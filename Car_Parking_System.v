==> flow/design.v <==
module Car_Parking_System(
	input clk, reset,
	input entrance_sensor, exit_sensor,
	input [1:0] password_user1, password_user2,
	output wire green_light, red_light,
	output reg [6:0] hex1, hex2
);
	parameter IDLE_STATE = 3'b000, 
				 PASSWORD_WAITING_STATE = 3'b001, 
				 WRONG_PASSWORD_STATE = 3'b010, 
				 CORRECT_PASSWORD_STATE = 3'b011,
				 WAIT_STATE = 3'b100;
	reg [2:0] current_state, next_state;
	reg [31:0] counter;
	reg green_light_tmp, red_light_tmp;
	always @(posedge clk or negedge reset)
	begin
		if(~reset)
			current_state = IDLE_STATE;
		else
			current_state = next_state;
	end
	always @(posedge clk or negedge reset)
	begin
		if(~reset)
			counter <= 0;
		else if(current_state == PASSWORD_WAITING_STATE)
			counter <= counter + 1;
		else
			counter <= 0;
	end
	always @(*)
	begin
		case(current_state)
		IDLE_STATE: 
		begin
			if (entrance_sensor == 1)
				next_state = PASSWORD_WAITING_STATE;
			else
				next_state = IDLE_STATE;
		end
		PASSWORD_WAITING_STATE:
		begin
			if (counter <= 3)
				next_state = PASSWORD_WAITING_STATE;
			else
			begin
				if((password_user1 == 2'b01) && (password_user2 == 2'b11))
					next_state = CORRECT_PASSWORD_STATE;
				else
					next_state = WRONG_PASSWORD_STATE;
			end
		end
		WRONG_PASSWORD_STATE:
		begin
			if((password_user1 == 2'b01) && (password_user2 == 2'b11))
				next_state = CORRECT_PASSWORD_STATE;
			else
				next_state = WRONG_PASSWORD_STATE;
		end
		CORRECT_PASSWORD_STATE:
		begin
			if(entrance_sensor == 1 && exit_sensor == 1)
				next_state = WAIT_STATE;
			else if(exit_sensor == 1)
				next_state = IDLE_STATE;
			else
				next_state = CORRECT_PASSWORD_STATE;
		end
		WAIT_STATE:
		begin
			if((password_user1 == 2'b01) && (password_user2 == 2'b11))
				next_state = CORRECT_PASSWORD_STATE;
			else
				next_state = WAIT_STATE;
		end
		default: next_state = IDLE_STATE;
		endcase
	end
	always @(posedge clk)
	begin
		case(current_state)
		IDLE_STATE:
		begin
			green_light_tmp = 1'b0;
			red_light_tmp = 1'b0;
			hex1 = 7'b111_1111;
			hex2 = 7'b111_1111;
		end
		PASSWORD_WAITING_STATE:
		begin
			green_light_tmp = 1'b0;
			red_light_tmp = 1'b1;
			hex1 = 7'b000_0110;
			hex2 = 7'b000_1100;
		end
		WRONG_PASSWORD_STATE:
		begin
			green_light_tmp = 1'b0;
			red_light_tmp = 1'b1;
			hex1 = 7'b110_0001;
			hex2 = 7'b100_0011;
		end
		CORRECT_PASSWORD_STATE:
		begin
			green_light_tmp = 1'b1;
			red_light_tmp = 1'b0;
			hex1 = 7'b100_0110;
			hex2 = 7'b000_1100;
		end
		WAIT_STATE:
		begin
			green_light_tmp = 1'b0;
			red_light_tmp = 1'b1;
			hex1 = 7'b001_0010;
			hex2 = 7'b000_1100;
		end
		endcase
	end
	assign green_light = green_light_tmp;
	assign red_light = red_light_tmp;
endmodule
======== From RTL to reports: Car_Parking_System ========
The steps from the RTL of Car_Parking_System to its reports follow in flow order.
Lines are those of the file above, counted from 1.
Operators: Yosys type, input widths -> output width; for muxes data width and select width s.
Library cell names are shortened.
Not given: n/a
design
  design top .............................. Car_Parking_System
  clock port .............................. clk
  library ................................. sky130hd
  library corner .......................... tt_025C_1v80

======== After elaboration ========
Yosys after proc, flatten, opt, wreduce and memory -nomap, before mapping. Memory bits, and registers merged into a memory's read port (data or address), are not among the register bits. Print and check cells are not counted. Equal cells are merged and count once.
cells by class
  $add $sub $neg .......................... 1
  $lt $le $gt $ge ......................... 1
  equal/unequal tests ..................... 6
  mux-type cells .......................... 12
  reductions and logical operators ........ 11
operators with widths
  kind                   number
  $pmux 7 s5             1
  $add 32x1->32 const B  1
  $le 32x2->1 const B    1
  $mux 32                1
  $pmux 7 s3             1
  $pmux 3 s5             1
  $eq 3x2->1 const B     2
  $reduce_or 3->1        2
  $mux 3                 2
  $reduce_bool 5->1      1
  $reduce_bool 2->1      2
  $reduce_or 4->1        1
  $pmux 1 s2             2
  $mux 2                 2
  $eq 3x1->1 const B     1
  $eq 3x3->1 const B     1
  $logic_not 3->1        1
  $reduce_bool 3->1      1
  $logic_and 1x1->1      2
  $eq 2x1->1 const B     1
  $eq 2x2->1 const B     1
  $reduce_or 2->1        1
  $mux 1                 2
storage and ports
  flip-flop bits (word level) ............. 51
  bits of input ports ..................... 8
  output and inout bits ................... 16
  word-level cells ........................ 37

======== Longest topological paths ========
Longest topological path by Yosys (ltp), each cell counted once; first at word level (registers and memories cut), then after technology mapping (sequential cells cut; the memories' decode and read muxes count).
depth
  depth after elaboration ................. 5
  ABC_AREA ................................ 1
  depth in mapped cells ................... 9
  gate-level depth less buffers ........... 9

======== Mapped cells and area ========
Source: synth_stat.txt of the flow (Yosys; design flattened, memories mapped). It holds for the ABC_AREA given above (unset counts as 0); a run with the other value may have another netlist.
Totals and module areas in this step are rounded.
cell types
  cell      number  total area (µm²)
  dfrtp_1   36      900.864
  nand2_1   116     435.418
  edfxtp_1  11      330.317
  nor2_1    80      300.288
  inv_1     45      168.912
  nand3_1   20      100.096
  a21oi_1   13      65.062
  o21ai_0   11      55.053
  nor2_4    4       45.043
  xor2_1    5       43.792
  buf_4     5       37.536
  nor2_2    6       37.536
  dfstp_2   1       26.275
  nand3_2   2       20.019
  ha_1      1       12.512
  nand2_2   2       12.512
  o22ai_1   2       12.512
  clkbuf_1  2       7.507
Not listed: further types 5, cells in them 5.
synthesis totals
  standard cells after synthesis .......... 367
  synthesis area .......................... 2640 µm²
  area of sequential cells ................ 1257 µm²
  mapped flip-flops ....................... 48
  buffer cells ............................ 8

======== Worst setup path after synthesis ========
OpenSTA on the mapped netlist: ideal clock, no wires. The path of least setup slack (recovery checks aside). Input and output delay are each 20% of the period. Register names are those of the netlist, which keeps one name where synthesis merged equal registers.
timing path post-synthesis
  path type ............................... reg-to-reg
  from .................................... register current_state
  to ...................................... register green_light_tmp
  period .................................. 3.27 ns
  setup time .............................. 0.292 ns
  time at the first pin ................... 0.000 ns
  arrival ................................. 1.053 ns
  data required time ...................... 2.978 ns
  path slack .............................. 1.925 ns
  path delay .............................. 1.345 ns
  stages .................................. 5
  buffers on the path ..................... 0
  synthesis period reached ................ 1.345 ns
"path delay" = arrival - input delay + setup time.
"stages": output pins that drive a net of the path, with the launching flip-flop's if there is one; two outputs of one cell count as two.
"synthesis period reached" is the clock period less the worst setup slack; recovery checks do not enter. This is arithmetic on one report: input and output delays are still those of the set period (20% each).
Where an end lacks its bit number, it is one bit of the signal, or one of the new flip-flops if synthesis recoded a state register.
Between the ends stands the longest chain of elaborated cells between them, by number of cells; it is not shown to be the way that was timed. Of several equally long chains one is given.
Each line given opens the expression or statement behind the cell; cells for indexed reads and writes are added by Yosys, which also makes memories of some case tables.
At most two assigning lines are given for a register; there are more.
The path ends at the enable pin of a flip-flop; only ways to that pin are counted.
between the ends, post-synthesis
  cells stage by stage .................... dfrtp_1 -> nor2_1 -> nand2_1 -> nor2_1 -> nand2_1
  cells in the longest elaborated chain ... 3
  elaborated cells between the ends (all ways) .. 7
  classes of those cells .................. eq/ne: 4; reduce/logical: 3
RTL lines, path post-synthesis
  what                line  source
  start: declaration  13    reg [2:0] current_state, next_state;
  start: assignment   19    current_state = IDLE_STATE;
  start: assignment   21    current_state = next_state;
  $eq 3x1->1          82    case(current_state)
  $reduce_or 4->1     n/a
  $reduce_bool 2->1   n/a
  end: assignment     85    green_light_tmp = 1'b0;
  end: assignment     92    green_light_tmp = 1'b0;
  end: declaration    15    reg green_light_tmp, red_light_tmp;

======== Timing after layout ========
From the final timing report of flow run 1: the path of least setup slack in the routed layout; clock arrival at registers is part of the times.
timing path post-layout
  path type ............................... reg-to-reg
  from .................................... register current_state
  to ...................................... register hex1[1]
  period .................................. 2.72 ns
  setup time .............................. 0.28 ns
  time at the first pin ................... 0.32 ns
  arrival ................................. 1.93 ns
  data required time ...................... 2.75 ns
  path slack .............................. 0.82 ns
  stages .................................. 5
  buffers on the path ..................... 0
Where an end lacks its bit number, it is one bit of the signal, or one of the new flip-flops if synthesis recoded a state register.
Between the ends stands the longest chain of elaborated cells between them, by number of cells; it is not shown to be the way that was timed. Of several equally long chains one is given.
At most two assigning lines are given for a register; there are more.
The path ends at the enable pin of a flip-flop; only ways to that pin are counted.
between the ends, post-layout
  cells stage by stage .................... dfrtp_1 -> nor2_1 -> nand2_1 -> nor2_1 -> nand2_1
  cells in the longest elaborated chain ... 2
  elaborated cells between the ends (all ways) .. 6
  classes of those cells .................. eq/ne: 4; reduce/logical: 2
RTL lines, path post-layout
  what                line  source
  start: declaration  13    reg [2:0] current_state, next_state;
  start: assignment   19    current_state = IDLE_STATE;
  start: assignment   21    current_state = next_state;
  $eq 3x3->1          82    case(current_state)
  $reduce_bool 5->1   n/a
  end: assignment     87    hex1 = 7'b111_1111;
  end: assignment     94    hex1 = 7'b000_0110;
  end: declaration    6     output reg [6:0] hex1, hex2

Flow measurements of Car_Parking_System on sky130hd: 2 stored runs with different settings, listed in no order. Input and output delays are each 20% of the period that was set; the output load is 0.01 pF.
"reached clock period" is the run's clock period less its worst setup slack. It is reckoned from that one timing run; input and output delays stay at 20% of the period that was set.
"worst path time" is the time allowed to the run's worst setup path (the clock period less input and output delay, where it has them) less its slack. Clock arrival times count: a late capture clock shortens it, a late launch clock lengthens it.
"power consumption" rests on the timing tool's default activity at the inputs, not on a simulated workload.
Values from the reports are rounded here.

======== flow run 1 ========
==> flow/run.sh <==
#!/bin/bash
# the make line also repeats the synthesis and layout settings of config.mk as NAME=value (left out here)
make -C /OpenROAD-flow-scripts/flow DESIGN_CONFIG=/design/flow/config.mk WORK_HOME=/design/flow/orfs CLKGATE_MAP_FILE= finish
==> flow/config.mk <==
export PLATFORM = sky130hd
export DESIGN_NAME = Car_Parking_System
export DESIGN_NICKNAME = Car_Parking_System
export VERILOG_FILES = /design/flow/design.v
export SDC_FILE = /design/flow/constraint.sdc
export NUM_CORES = 4
export LEC_CHECK = 0
export ABC_AREA = 1
export CAP_MARGIN = 35
export CELL_PAD_IN_SITES_DETAIL_PLACEMENT = 1
export CORE_MARGIN = 2
export CORE_UTILIZATION = 35
export CTS_CLUSTER_DIAMETER = 252
export GPL_ROUTABILITY_DRIVEN = 0
export MIN_ROUTING_LAYER = met2
export PLACE_DENSITY_LB_ADDON = 0.23
export SETUP_SLACK_MARGIN = 0.12
export SLEW_MARGIN = 15
==> flow/constraint.sdc <==
create_clock -name core_clock -period 2.72 [get_ports {clk}]
set_input_delay 0.5440 -clock core_clock [delete_from_list [all_inputs] [get_ports {clk}]]
set_output_delay 0.5440 -clock core_clock [all_outputs]
set_load 0.01 [all_outputs]

-------- measured, flow run 1 --------
  synthesized cell area ................... 2640 µm²
  die footprint ........................... 8254 µm²
  standard-cell area of the final layout .. 3082 µm²
  final design utilization ................ 42.3 %
  lowest setup slack ...................... 0.822 ns
  total negative slack on setup checks .... 0.000 ns
  power consumption ....................... 2142 µW
  reached clock period .................... 1.898 ns
  worst path time ......................... 1.90 ns
  worst path kind ......................... reg-to-reg

======== flow run 2 ========
==> flow/run.sh <==
#!/bin/bash
# the make line also repeats the synthesis and layout settings of config.mk as NAME=value (left out here)
make -C /OpenROAD-flow-scripts/flow DESIGN_CONFIG=/design/flow/config.mk WORK_HOME=/design/flow/orfs CLKGATE_MAP_FILE= finish
==> flow/config.mk <==
export PLATFORM = sky130hd
export DESIGN_NAME = Car_Parking_System
export DESIGN_NICKNAME = Car_Parking_System
export VERILOG_FILES = /design/flow/design.v
export SDC_FILE = /design/flow/constraint.sdc
export NUM_CORES = 4
export LEC_CHECK = 0
export CAP_MARGIN = 20
export CORE_ASPECT_RATIO = 0.66
export CORE_MARGIN = 2
export CORE_UTILIZATION = 22
export CTS_CLUSTER_DIAMETER = 81
export CTS_CLUSTER_SIZE = 11
export GPL_TIMING_DRIVEN = 1
export MAX_ROUTING_LAYER = met5
export MIN_ROUTING_LAYER = met2
export PLACE_DENSITY_LB_ADDON = 0.07
export SLEW_MARGIN = 20
==> flow/constraint.sdc <==
create_clock -name core_clock -period 2.03 [get_ports {clk}]
set_input_delay 0.4060 -clock core_clock [delete_from_list [all_inputs] [get_ports {clk}]]
set_output_delay 0.4060 -clock core_clock [all_outputs]
set_load 0.01 [all_outputs]

-------- measured, flow run 2 --------
  synthesized cell area ................... 2379 µm²
  die footprint ........................... 11680 µm²
  standard-cell area of the final layout .. 3003 µm²
  final design utilization ................ 28.9 %
  lowest setup slack ...................... 0.203 ns
  total negative slack on setup checks .... 0.000 ns
  power consumption ....................... 3200 µW
  reached clock period .................... 1.827 ns
  worst path time ......................... 1.83 ns
  worst path kind ......................... reg-to-reg
